==> flow/design.v <==
`timescale 1ns / 1ps
module FourBitCPU(rst, clk, opcode, address, myinput, myoutput, HLT, s_flag, z_flag, c_flag);
parameter n=4;
input rst, clk; 
input [3:0] opcode; 
input [n-1:0] address;
input [7:0] myinput; 
output reg [7:0] myoutput; 
output reg HLT, s_flag, z_flag, c_flag; 
reg [7:0] stackPoint, addPoint, temp; 
reg [7:0] stackReg[((2^n)-1):0];
reg [7:0] mem [((2^n)-1):0];
integer progCount = 0; 
integer i=0;
always @(posedge clk)
begin
if (rst)
begin
  for (i=0; i<(2^n); i=i+1)
    begin
      mem[i]=i;
      stackReg[i]=i;
    end
c_flag = 0; 
z_flag = 0;
s_flag = 0;
myoutput=0;
end
else if(progCount < 16 && !HLT)
begin
case(opcode) 
4'b0000:       
begin
  {c_flag, myoutput} <= mem[address]+myinput;
if (mem[address] == 0) z_flag = 1;
HLT=1'b0;
s_flag=1'b0;
end
4'b0001:       
begin
if (mem[address] < myinput)
begin
  z_flag=1'b0; 
  s_flag = 1;
  {c_flag, myoutput} <= myinput-mem[address];
  end
  else 
    s_flag = 0;
    z_flag=1'b0; 
    {c_flag, myoutput} <= mem[address]-myinput;
if (mem[address] == 0) z_flag = 1;
myoutput<=mem[address];
c_flag=1'b0;
HLT=1'b0;
end
4'b0010:       
begin
temp = mem[address];
  mem[address] = mem[(address)+1];
  mem[(address)+1] = temp;
myoutput=mem[address];
HLT=1'b0;
end
4'b0011:       
begin
mem[address] = mem[0]; 
if (mem[address] == 0) z_flag = 1;
myoutput=mem[address];
HLT=1'b0;
end
4'b0100:       
begin
  myoutput=mem[address]>>1;
  HLT=1'b0;
end
4'b0101: 
begin
mem[address] = myinput;       
myoutput=mem[address];
z_flag = (mem[address] == 0)? 1:0;
HLT=1'b0;
end
4'b0110: 
  begin
    myoutput = mem[address];      
    z_flag = (mem[address] == 0)? 1:0;
    HLT=1'b0;
  end
4'b0111:                               
begin
mem[address] = mem[address]&myinput;
myoutput=mem[address]; 
HLT=1'b0;
if (mem[address] == 0) z_flag = 1;
end
4'b1000:                               
begin
c_flag = 0; 
z_flag = 0;
s_flag = 0;
HLT=1'b0;
myoutput=mem[address];
end
4'b1001:                               
begin
mem[address] = mem[address] | myinput;
myoutput=mem[address];
z_flag = (mem[address] == 0)? 1:0;
c_flag=1'b0;
s_flag=1'b0;
HLT=1'b0;
end
4'b1010:			       
begin
mem[address] = mem[address] ^ myinput;
myoutput=mem[address];
z_flag = (mem[address] == 0)? 1:0;
c_flag=1'b0;
s_flag=1'b0;
HLT=1'b0;
end
4'b1011:                               
begin
stackPoint = stackPoint - 1;
stackReg[stackPoint] = mem[address];
myoutput=stackReg[stackPoint];
HLT=1'b0;
end
4'b1100:                               
begin
mem[address] = stackReg[stackPoint];
stackPoint = stackPoint + 1;
myoutput=mem[address];
HLT=1'b0;
end
4'b1101:       
begin                        
myoutput=mem[address]<<1;
z_flag = (mem[address] == 0)? 1:0;
end
4'b1110:                               
begin
mem[address] = ~(mem[address]);
myoutput=mem[address];
HLT=1'b0;
end
4'b1111:                              
begin
HLT = 1;
end
default: myoutput=0;
endcase
progCount = progCount + 1;
HLT=1'b0;
end
end
endmodule
From RTL to reports: FourBitCPU
The steps from the RTL of FourBitCPU to its reports follow in flow order.
Line numbers count from 1 in the design file above.
Operators carry their Yosys type and port widths (W data, S select, Z words).
Library cell names are shortened.
{ "setup": {"design": "FourBitCPU", "clock": "clk", "library": "sky130hd", "corner": "tt_025C_1v80"} }

Word level
Source: Yosys, flattened and elaborated. Widths are those after wreduce. Registers that Yosys merges into a memory's read port (data or address) are not register bits. Print and check cells do not count. Equal cells are merged and count once.
{ "word_totals": {"inputBits": 18, "reg_bits": 147, "wordCells": 243, "out_inout_bits": 12} }
{ "classes": {"reduce_logical": 31, "n_mux": 137, "compare": 2, "bitwise": 12, "add_sub_neg": 5, "equal": 38} }
{ "ops": {"columns": ["cell", "n"], "rows": [
  ["$mux W8", 104],
  ["$pmux W8 S6", 12],
  ["$pmux W8 S8", 5],
  ["$pmux W8 S13", 1],
  ["$logic_not A8 Y1", 9],
  ["$pmux W8 S7", 1],
  ["$add A32 B2 Y32 const B", 1],
  ["$lt A32 B6 Y1 const B", 1],
  ["$eq A4 B4 Y1 const B", 8],
  ["$eq A3 B2 Y1 const B", 8],
  ["$eq A3 B3 Y1 const B", 8],
  ["$eq A4 B3 Y1 const B", 4],
  ["$pmux W8 S2", 1],
  ["$reduce_or A15 Y1", 1],
  ["$reduce_or A14 Y1", 1],
  ["$reduce_and A2 Y1", 6],
  ["$eq A3 B1 Y1 const B", 4],
  ["$logic_not A3 Y1", 4],
  ["$reduce_or A11 Y1", 1],
  ["$pmux W1 S10", 1],
  ["$mux W1", 10],
  ["$add A8 B8 Y9", 1],
  ["$reduce_or A9 Y1", 1],
  ["$not A1 Y1", 8],
  ["$eq A4 B2 Y1 const B", 2],
  ["$reduce_or A4 Y1", 2],
  ["$add A8 B1 Y8 const B", 1],
  ["$sub A8 B1 Y8 const B", 1]
]} }
Other operator kinds: 15; their cells: 18.

Logic depth
Longest topological path by Yosys (ltp), each cell counted once; first at word level (registers and memories cut), then after technology mapping (sequential cells cut; the memories' decode and read muxes count).
{ "logic_depth": {"word_depth": 14, "ABC_AREA": 0, "depth_mapped": 26, "mapped_depth_nobuf": 18} }

Netlist
The flow's flattened synthesis, as Yosys stat reports it; memories are mapped. The netlist is that of the ABC_AREA named above (0 if unset); the other value can give another one.
{ "types": {"columns": ["type", "n", "type_area_um2"], "rows": [
  ["dfxtp_1", 107, 2.14E+03],
  ["edfxtp_1", 35, 1.05E+03],
  ["a21oi_1", 175, 875.84],
  ["nand2_1", 221, 829.546],
  ["nor2_1", 169, 634.358],
  ["o21ai_0", 125, 625.6],
  ["clkbuf_1", 137, 514.243],
  ["ha_1", 40, 500.48],
  ["o211ai_1", 59, 442.925],
  ["nand3_1", 70, 350.336],
  ["a22oi_1", 40, 300.288],
  ["nor3_1", 55, 275.264],
  ["mux2i_1", 27, 270.259],
  ["a211oi_1", 35, 262.752],
  ["a22o_1", 29, 253.994],
  ["xnor2_1", 27, 236.477],
  ["nor2b_1", 31, 193.936],
  ["a222oi_1", 18, 180.173]
]} }
Other cell types: 64; their cells: 437.
{ "mapped": {"synth_area_um2": 13165.1, "buf_cells": 167, "mapped_cells": 1837, "sequential_area_um2": 3193.1, "ffs": 142} }

Path before layout
OpenSTA on the mapped netlist: ideal clock, no wires. The path of least setup slack (recovery checks aside). Input and output delay are each 20% of the period. Register names are those of the netlist, which keeps one name where synthesis merged equal registers.
{ "synth_timing": {"path_type": "input-to-reg", "start": "input port address[0]", "end": "register z_flag", "arrival_ns": 5.956, "setup_time_ns": 0.086, "required_time_ns": 7.494, "delay_ns": 4.526, "slack_ns": 1.538, "n_path_buf": 9, "stages": 23, "t_first_pin_ns": 1.516, "period_ns": 7.58, "input_delay_ns": 1.516, "period_less_setup_slack_ns": 6.042} }
"delay_ns" is the arrival time less input delay plus setup time.
"stages": output pins that drive a net of the path, with the launching flip-flop's if there is one; two outputs of one cell count as two.
"period_less_setup_slack_ns" = period - worst setup slack (recovery checks aside). The figure is calculated, with input and output delays left at 20% of the set period.
The rows between start and end are the longest chain of elaborated cells between them; the timing report does not say that the signal goes this way. Where chains are equally long, one stands for them.
Each line given opens the expression or statement behind the cell; cells for indexed reads and writes are added by Yosys, which also makes memories of some case tables.
A register here has more assigning lines than the two given.
{ "synth_via": {"path_cell_list": "buf_6 -> buf_2 -> buf_2 -> buf_2 -> buf_1 -> inv_1 -> nor2_1 -> ha_1 -> clkbuf_1 -> a21oi_1 -> buf_2 -> nor3_1 -> nor2_1 -> clkbuf_1 -> buf_2 -> ha_1 -> a22o_1 -> a221o_1 -> nor2_1 -> nand4_1 -> a211oi_2 -> nor2_1 -> a211oi_1", "elab_chain_len": 14, "cells_between": 103, "classes_between": "8 x eq/ne; 81 x mux; 3 x logic; 11 x reduce/logical"} }
{ "synth_lines": {"columns": ["item", "line", "text"], "rows": [
  ["start: declaration", 6, "input [n-1:0] address;"],
  ["$eq A3 B3 Y1", 115, "mem[address] = mem[address] ^ myinput;"],
  ["$pmux W8 S6", 115, null],
  ["$mux W8", 31, "case(opcode)"],
  ["$mux W8", 29, "else if(progCount < 16 && !HLT)"],
  ["$mux W8", 17, "if (rst)"],
  ["$xor A8 B8 Y8", 115, null],
  ["$mux W8", 115, null],
  ["$pmux W8 S6", 117, "z_flag = (mem[address] == 0)? 1:0;"],
  ["$mux W8", 31, null],
  ["$mux W8", 29, null],
  ["$mux W8", 17, null],
  ["$logic_not A8 Y1", 117, null],
  ["$mux W1", 117, null],
  ["$pmux W1 S10", 31, null],
  ["end: assignment", 80, "z_flag = (mem[address] == 0)? 1:0;"],
  ["end: assignment", 86, "z_flag = (mem[address] == 0)? 1:0;"],
  ["end: declaration", 9, "output reg HLT, s_flag, z_flag, c_flag;"]
]} }

Path in the finished layout
Path of least setup slack in the final report of flow run 2 (OpenROAD, finished layout, wires in). Where an end is a register, its clock arrival counts in the times.
{ "layout_timing": {"path_type": "input-to-reg", "start": "input port address[2]", "end": "register myoutput[5]", "arrival_ns": 5.64, "n_path_buf": 4, "period_ns": 5.99, "input_delay_ns": 1.20, "setup_time_ns": 0.17, "slack_ns": 0.65, "stages": 17, "t_first_pin_ns": 1.20, "required_time_ns": 6.29} }
The rows between start and end are the longest chain of elaborated cells between them; the timing report does not say that the signal goes this way. Where chains are equally long, one stands for them.
A register here has more assigning lines than the two given.
{ "layout_via": {"path_cell_list": "clkdlybuf4s50_1 -> buf_12 -> inv_1 -> ha_2 -> buf_4 -> a222oi_1 -> nand3_1 -> o21ai_2 -> buf_4 -> ha_1 -> a21oi_1 -> a221oi_1 -> o22ai_1 -> a211oi_1 -> nand4_1 -> nor2_1 -> a311oi_1", "elab_chain_len": 9, "cells_between": 104, "classes_between": "2 x add/sub; 10 x eq/ne; 86 x mux; 4 x logic; 2 x reduce/logical"} }
{ "layout_lines": {"columns": ["item", "line", "text"], "rows": [
  ["start: declaration", 6, "input [n-1:0] address;"],
  ["$eq A3 B3 Y1", 143, "mem[address] = ~(mem[address]);"],
  ["$pmux W8 S6", 143, null],
  ["$mux W8", 31, "case(opcode)"],
  ["$mux W8", 29, "else if(progCount < 16 && !HLT)"],
  ["$mux W8", 17, "if (rst)"],
  ["$not A8 Y8", 143, null],
  ["$mux W8", 143, null],
  ["$pmux W8 S6", 144, "myoutput=mem[address];"],
  ["$pmux W8 S13", 31, null],
  ["end: assignment", 52, "myoutput<=mem[address];"],
  ["end: assignment", 61, "myoutput=mem[address];"],
  ["end: declaration", 8, "output reg [7:0] myoutput;"]
]} }

Ticket comment

Settings and measured results of 2 stored flow runs for module FourBitCPU (sky130hd), not sorted in any way. The constraints put input and output delay at 20% of the set period each and load the outputs with 0.01 pF.
"achieved clock period (ns)" means the clock period less the worst setup slack. The figure is calculated, with input and output delays left at 20% of the set period.
By "worst setup path time (ns)" is meant the share of the clock period that the worst setup path is allowed (20% is reserved at inputs, 20% at outputs), minus its slack. Clock arrival times at its registers enter into it.
By "finish__power__total" is meant OpenSTA's value without simulated activity: inputs other than the clock are taken to toggle once in ten clock periods, and the tool carries that through the logic.

settings of flow run 1
{
  "period_ns": 12.3,
  "CORE_UTILIZATION": 55,
  "PLACE_DENSITY_LB_ADDON": 0.01,
  "CELL_PAD_IN_SITES_GLOBAL_PLACEMENT": 3,
  "ABC_AREA": 0,
  "CTS_CLUSTER_DIAMETER": 78,
  "MAX_ROUTING_LAYER": "met5",
  "CAP_MARGIN": 20,
  "CORE_MARGIN": 2,
  "SLEW_MARGIN": 20
}
report of flow run 1: did not finish, place, FLW-0024

settings of flow run 2
{
  "period_ns": 5.99,
  "CAP_MARGIN": 20,
  "CORE_MARGIN": 2,
  "CORE_UTILIZATION": 40,
  "SLEW_MARGIN": 20
}
report of flow run 2
yosys chip area after synthesis (um^2): 13165.1
finish__design__die__area: 34380.6
finish__design__instance__area__stdcell: 14731.6
finish__timing__setup__ws: 0.650
finish__timing__setup__tns: 0.000
finish__timing__hold__ws: 0.457
finish__power__total: 3.168e-03
achieved clock period (ns): 5.340
worst setup path time (ns): 4.14
worst setup path kind: input-to-reg
